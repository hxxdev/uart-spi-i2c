==> flow/design.v <==
localparam[3:0] CLOCK_NS = 10;
localparam [2:0] CLOCK_HALF_PERIOD = CLOCK_NS / 2;
localparam [1:0] MINIMUM_PERIOD = CLOCK_NS / 10;
localparam [7:0] data = 8'b10100011;
localparam BAUD_RATE = 921600;
localparam[3:0] DATA_BIT = 8;
localparam UART_CLOCK_NS = 1000_000_000/BAUD_RATE;
localparam UART_CLOCK_HALF_PERIOD = UART_CLOCK_NS / 2;
localparam [DATA_BIT:0] frame = {data, 1'b0};
localparam SPI_SPEED = 1_000_000;
localparam SPI_CLOCK_NS = 1000_000_000 / SPI_SPEED;
localparam SPI_CLOCK_HALF_PERIOD = SPI_CLOCK_NS / 2;
localparam I2C_SPEED = 100_000;
localparam I2C_CLOCK_NS = 1000_000_000 / I2C_SPEED;
localparam I2C_CLOCK_HALF_PERIOD = I2C_CLOCK_NS / 2;
localparam [6:0] ADDR2SEND = 7'h33;
localparam [1:0] NUM_OF_FRAMES = 2;
localparam [2:0] REPEAT = 2;
localparam R_OR_W = 1'b0;
`timescale 1ns / 1ps
module i2c_slave(
    input clk,
    input reset,
    input scl,
    inout sda,
    output reg [7:0] data_received
);
parameter [6:0] SLAVE_ADDRESS = 7'h33;
parameter [3:0] IDLE = 0;
parameter [3:0] START = 1;
parameter [3:0] ADDR = 2;
parameter [3:0] RW = 3;
parameter [3:0] ADDR_ACK = 4;
parameter [3:0] DATA1 = 5;
parameter [3:0] DATA1_ACK = 6;
parameter [3:0] DATA2 = 7;
parameter [3:0] DATA2_ACK = 8;
parameter [3:0] STOP = 9;
localparam [3:0] MAX_BIT = 8;
reg [6:0] received_address;
reg r_or_w;
reg [1:0] sclr, sdar;
reg [3:0] state, next_state;
reg signed [4:0] bit_count;
wire scl_redge = (sclr == 2'b01);
wire scl_fedge = (sclr == 2'b10);
wire sda_redge = (sdar == 2'b01);
wire sda_fedge = (sdar == 2'b10);
wire addr_match = (received_address == SLAVE_ADDRESS);
reg sda_driving;
wire sda_in;
reg sda_out;
assign sda = sda_driving ? sda_out : 1'bz;
assign sda_in = sda_driving ? 1'bz : sda;
task toIdleState;
begin
    bit_count <= 7;     
    sda_driving <= 0;
    sda_out <= 0;
    received_address <= 0;
    r_or_w <= 0;
end
endtask
always @ (*)
begin
    if (scl && sda_redge) begin
        next_state = IDLE;
    end else begin
        if (state == IDLE) begin
            if (scl && sda_fedge)
                next_state = START;
            else
                next_state = state;
        end else if (state == START) begin
            if (scl_redge)
                next_state = ADDR;
            else
                next_state = state;
        end else if (state == ADDR) begin
            if (scl_redge && bit_count == 0)
                next_state = RW;
            else 
                next_state = state;
        end else if (state == RW) begin
            if (scl_redge && bit_count == -1)
                next_state = ADDR_ACK;
            else 
                next_state = state;        
        end else if (state == ADDR_ACK) begin
            if (scl_redge)
                next_state = DATA1;
            else
                next_state = state;
        end else if (state == DATA1) begin
            if (scl_redge && bit_count == 0)
                next_state = DATA1_ACK;
            else
                next_state = state;
        end else if (state == DATA1_ACK) begin
            if (scl && sda_redge)
                next_state = IDLE;
            else
                next_state = state;
        end else begin
            next_state = IDLE;
        end
    end
end
always @ (posedge clk or posedge reset)
begin
    if (reset) begin
        sclr <= 2'b11;
        sdar <= 2'b11;
    end else begin
        sclr <= {sclr[0], scl};
        sdar <= {sdar[0], sda};
    end
end
always @ (posedge clk or posedge reset)
begin
    if (reset) begin
        state <= IDLE; 
    end else begin
        state <= next_state;
    end
end
always @ (posedge clk or posedge reset)
begin
    if (reset) begin
        toIdleState;
        data_received <= 0;    
    end else begin
        if (state == IDLE) begin
            toIdleState;
        end else if (state == ADDR) begin
            if (scl_fedge) begin
                if (bit_count >= 0) begin
                    if (bit_count > 0) begin
                        received_address <= {received_address[6:0], sda};
                    end
                    bit_count <= bit_count - 1;
                end
            end
        end else if (state == RW) begin
            if (scl_fedge) begin
                r_or_w <= sda_in;
                bit_count <= bit_count - 1;
                sda_driving <= 1;
                sda_out <= ~addr_match;
            end
        end else if (state == ADDR_ACK) begin
            bit_count <= 8;
            if (scl_fedge) begin
                sda_driving <= 0;        
            end
        end else if (state == DATA1) begin
            if (scl_fedge) begin
                if (bit_count > 0) begin
                    if (bit_count == 1) begin
                        sda_driving <= 1;
                        sda_out <= 0;
                    end
                    data_received <= {data_received[6:0], sda};                       
                    bit_count <= bit_count - 1;
                end
            end
        end else if (state == DATA1_ACK) begin
            if (scl_fedge) begin
                sda_driving <= 0;
            end
        end   
    end
end
endmodule
# Step by step through the tools: i2c_slave
# Tool output for the design above, in the order of the flow.
# Line numbers count from 1 in the design file above.
# Library cell names are shortened.
# A cell with -- has no value.
[setup]
top_module = "i2c_slave"
clk_port = "clk"
lib = "sky130hd"
pvt_corner = "tt_025C_1v80"

# Elaborated design
# Counts by Yosys on the flattened word-level netlist (proc, flatten, opt, wreduce; memories kept). Register bits leave out memories and registers merged into their read ports (data or address). Print and check cells are left out. Cells with the same type and inputs are merged into one.
[word_totals]
ff_bits = 30
inputBits = 3
output_inout_bits = 9
word_cells = 116
[op_classes]
add_sub_neg = 1
n_cmp = 2
n_eq = 28
muxes = 50
bitwise = 5
reduce_logical = 22
[op_table]
columns = ["cell", "n"]
rows = [
  ["2-to-1 mux 4 bit", 14],
  ["2-to-1 mux 5 bit", 10],
  ["2-to-1 mux 7 bit", 5],
  ["AND reduction 7 bit", 3],
  ["2-to-1 mux 1 bit", 21],
  ["nonzero test 5 bit", 3],
  ["!= test 3 bit (second input constant)", 4],
  ["equality test 4 x 3 -> 1 bit (second input constant)", 3],
  ["!= test 6 bit (second input constant)", 2],
  ["AND reduction 6 bit", 2],
  ["!= test 5 x 4 -> 1 bit (second input constant)", 2],
  ["nonzero test 3 bit", 3],
  ["nonzero test 2 bit", 4],
  ["equality test 4 x 2 -> 1 bit (second input constant)", 2],
  ["!= test 8 bit (second input constant)", 1],
  ["equality test 7 x 6 -> 1 bit (second input constant)", 1],
  ["!= test 7 bit (second input constant)", 1],
  ["NOT 1 bit", 5],
  ["greater-or-equal comparator 5 x 1 -> 1 bit (second input constant)", 1],
  ["> comparator 5 x 1 -> 1 bit (second input constant)", 1],
  ["equality test 5 x 1 -> 1 bit (second input constant)", 1],
  ["subtractor 5 x 2 -> 5 bit (second input constant)", 1],
  ["equality test 5 x 2 -> 1 bit (second input constant)", 1],
  ["!= test 5 bit (second input constant)", 1],
  ["zero test 5 bit", 1],
  ["logical AND 1 bit", 4],
  ["equality test 2 x 1 -> 1 bit (second input constant)", 2],
  ["equality test 2 bit (second input constant)", 2],
]
# Not listed: further kinds 7, cells in them 7.

# Depth
# Yosys ltp: most cells in a row. Word level: on the elaborated netlist, between registers, memories and ports. Mapped: between sequential cells and ports; inverters and the memories' decode and read muxes count.
[depth]
ltp_word = 10
ABC_AREA = 0
mapped_depth = 7

# Synthesis result
# The flow's flattened synthesis, as Yosys stat reports it; memories are mapped. The netlist is that of the ABC_AREA named above (0 if unset); the other value can give another one.
[by_type]
columns = ["cell_type", "n"]
rows = [
  ["dfrtp_1", 23],
  ["dfstp_2", 8],
  ["mux2_2", 8],
  ["mux2i_1", 7],
  ["nor2_1", 16],
  ["a21oi_1", 10],
  ["ha_1", 3],
  ["nand2_1", 8],
  ["nor2b_1", 4],
  ["nor3_1", 5],
  ["o22ai_1", 4],
  ["inv_1", 6],
  ["nand3_1", 4],
  ["a21boi_4", 1],
  ["nand2b_1", 3],
  ["or3b_1", 2],
  ["a22oi_1", 2],
  ["o31ai_1", 2],
]
# Other cell types: 17; their cells: 21.
[synth_totals]
cell_count = 137
area_mm2 = 0.0014839
sequential_area_mm2 = 0.0007858
ffs = 31
buf_cells = 6

# Timing after synthesis
# Path of least setup slack by OpenSTA after synthesis, without wires, with an ideal clock, recovery checks aside; 20% of the period is set as input and as output delay. Where synthesis merged equal registers, the netlist keeps one of their names.
[synth_timing]
kind = "register to register"
start = "register bit_count[0]"
end = "register received_address[0]"
tclk_ns = 1.94
launch_ns = 0.000
t_arrival_ns = 1.690
path_slack_ns = 0.118
delay_ns = 1.822
driving_pins = 8
n_path_buf = 1
synth_period_reached_ns = 1.822
# "delay_ns" is the arrival time less input delay plus setup time.
# "driving_pins": output pins that drive a net of the path, with the launching flip-flop's if there is one; two outputs of one cell count as two.
# "synth_period_reached_ns" is the clock period less the worst setup slack; recovery checks do not enter. This is arithmetic on one report: input and output delays are still those of the set period (20% each).
# Between the ends stands the longest chain of elaborated cells between them, by number of cells; it is not shown to be the way that was timed. Of several equally long chains one is given.
# Each line given opens the expression or statement behind the cell; cells for indexed reads and writes are added by Yosys, which also makes memories of some case tables.
# At most two assigning lines are given for a register; there are more.
[synth_between]
cell_sequence = "dfstp_2 > inv_1 > ha_1 > nor3b_1 > nor4b_1 > buf_2 > mux2i_1 > nor2_1"
elab_chain_cells = 6
[synth_lines]
columns = ["element", "line", "rtl"]
rows = [
  ["from (decl)", 44, "reg signed [4:0] bit_count;"],
  ["from (assign)", 141, "bit_count <= bit_count - 1;"],
  ["from (assign)", 147, "bit_count <= bit_count - 1;"],
  ["> comparator 5 x 1 -> 1 bit", 138, "if (bit_count > 0) begin"],
  ["2-to-1 mux 7 bit", 138, ""],
  ["2-to-1 mux 7 bit", 137, "if (bit_count >= 0) begin"],
  ["2-to-1 mux 7 bit", 136, "if (scl_fedge) begin"],
  ["2-to-1 mux 7 bit", 135, "end else if (state == ADDR) begin"],
  ["2-to-1 mux 7 bit", 133, "if (state == IDLE) begin"],
  ["to (assign)", 139, "received_address <= {received_address[6:0], sda};"],
  ["to (decl)", 40, "reg [6:0] received_address;"],
]

# Worst path after layout
# From the final timing report of stored run 1: the path of least setup slack in the routed layout; clock arrival at registers is part of the times.
[layout_timing]
kind = "register to register"
start = "register bit_count[0]"
end = "register state"
tclk_ns = 1.92
launch_ns = 0.32
t_arrival_ns = 2.05
path_slack_ns = 0.09
driving_pins = 7
n_path_buf = 0
# An end named without its bit number is one bit of that signal or, where synthesis recoded a state register, one of its new flip-flops.
# At most two assigning lines are given for a register; there are more.
[layout_between]
cell_sequence = "dfstp_2 > inv_1 > ha_4 > or3b_4 > or3_4 > a22oi_1 > nor2_1"
[layout_lines]
columns = ["element", "line", "rtl"]
rows = [
  ["from (decl)", 44, "reg signed [4:0] bit_count;"],
  ["from (assign)", 141, "bit_count <= bit_count - 1;"],
  ["from (assign)", 147, "bit_count <= bit_count - 1;"],
  ["to (assign)", 122, "state <= IDLE;"],
  ["to (assign)", 124, "state <= next_state;"],
  ["to (decl)", 43, "reg [3:0] state, next_state;"],
]
# Chain of elaborated cells between the ends: none given.

# Stored flow runs of i2c_slave (2 of them; Yosys, OpenROAD, sky130hd). They differ in their settings and are not a sequence. Constraints: input delay and output delay 20% of the set period each, output load 0.01 pF.
# "achieved_clock_period_ns": clock period set for the run, less the worst setup slack. It is reckoned from that one timing run; input and output delays stay at 20% of the period that was set.
# "worst_path_ns" = time allowed to the worst setup path (clock period - input delay - output delay, where it has them) - its slack; a late launch clock adds to it, a late capture clock takes from it.
# "totalPower_mw" rests on the timing tool's default activity at the inputs, not on a simulated workload.

[[run]]
name = "stored run 1"
[run.settings]
period_ns = 1.92
CORE_UTILIZATION = 46
PLACE_DENSITY_LB_ADDON = 0.27
CORE_ASPECT_RATIO = 1.07
ABC_AREA = 0
GPL_ROUTABILITY_DRIVEN = 0
CTS_CLUSTER_DIAMETER = 96
SLEW_MARGIN = 35
CAP_MARGIN = 20
CORE_MARGIN = 2
[run.results]
holdWs_ns = 0.047
post_synth_area_mm2 = 0.0014839
worst_setup_slack_ns = 0.091
timing.setup.tns_ns = 0.000
die_mm2 = 0.0036963
final_stdcell_area_mm2 = 0.0017242
totalPower_mw = 2.203
achieved_clock_period_ns = 1.829
final_util_pct = 55.6
worst_path_ns = 1.83
worstPathKind = "register to register"

[[run]]
name = "stored run 2"
[run.settings]
period_ns = 1.11
CORE_UTILIZATION = 70
SETUP_SLACK_MARGIN = 0.21
PLACE_DENSITY_LB_ADDON = 0.23
HOLD_SLACK_MARGIN = -0.01
CORE_ASPECT_RATIO = 1.8
CORE_MARGIN = 5
CELL_PAD_IN_SITES_GLOBAL_PLACEMENT = 3
CELL_PAD_IN_SITES_DETAIL_PLACEMENT = 1
TNS_END_PERCENT = 40
ABC_AREA = 0
MIN_ROUTING_LAYER = "met2"
CAP_MARGIN = 20
SLEW_MARGIN = 20
[run.results]
outcome = "not finished: placement ended with error FLW-0024"
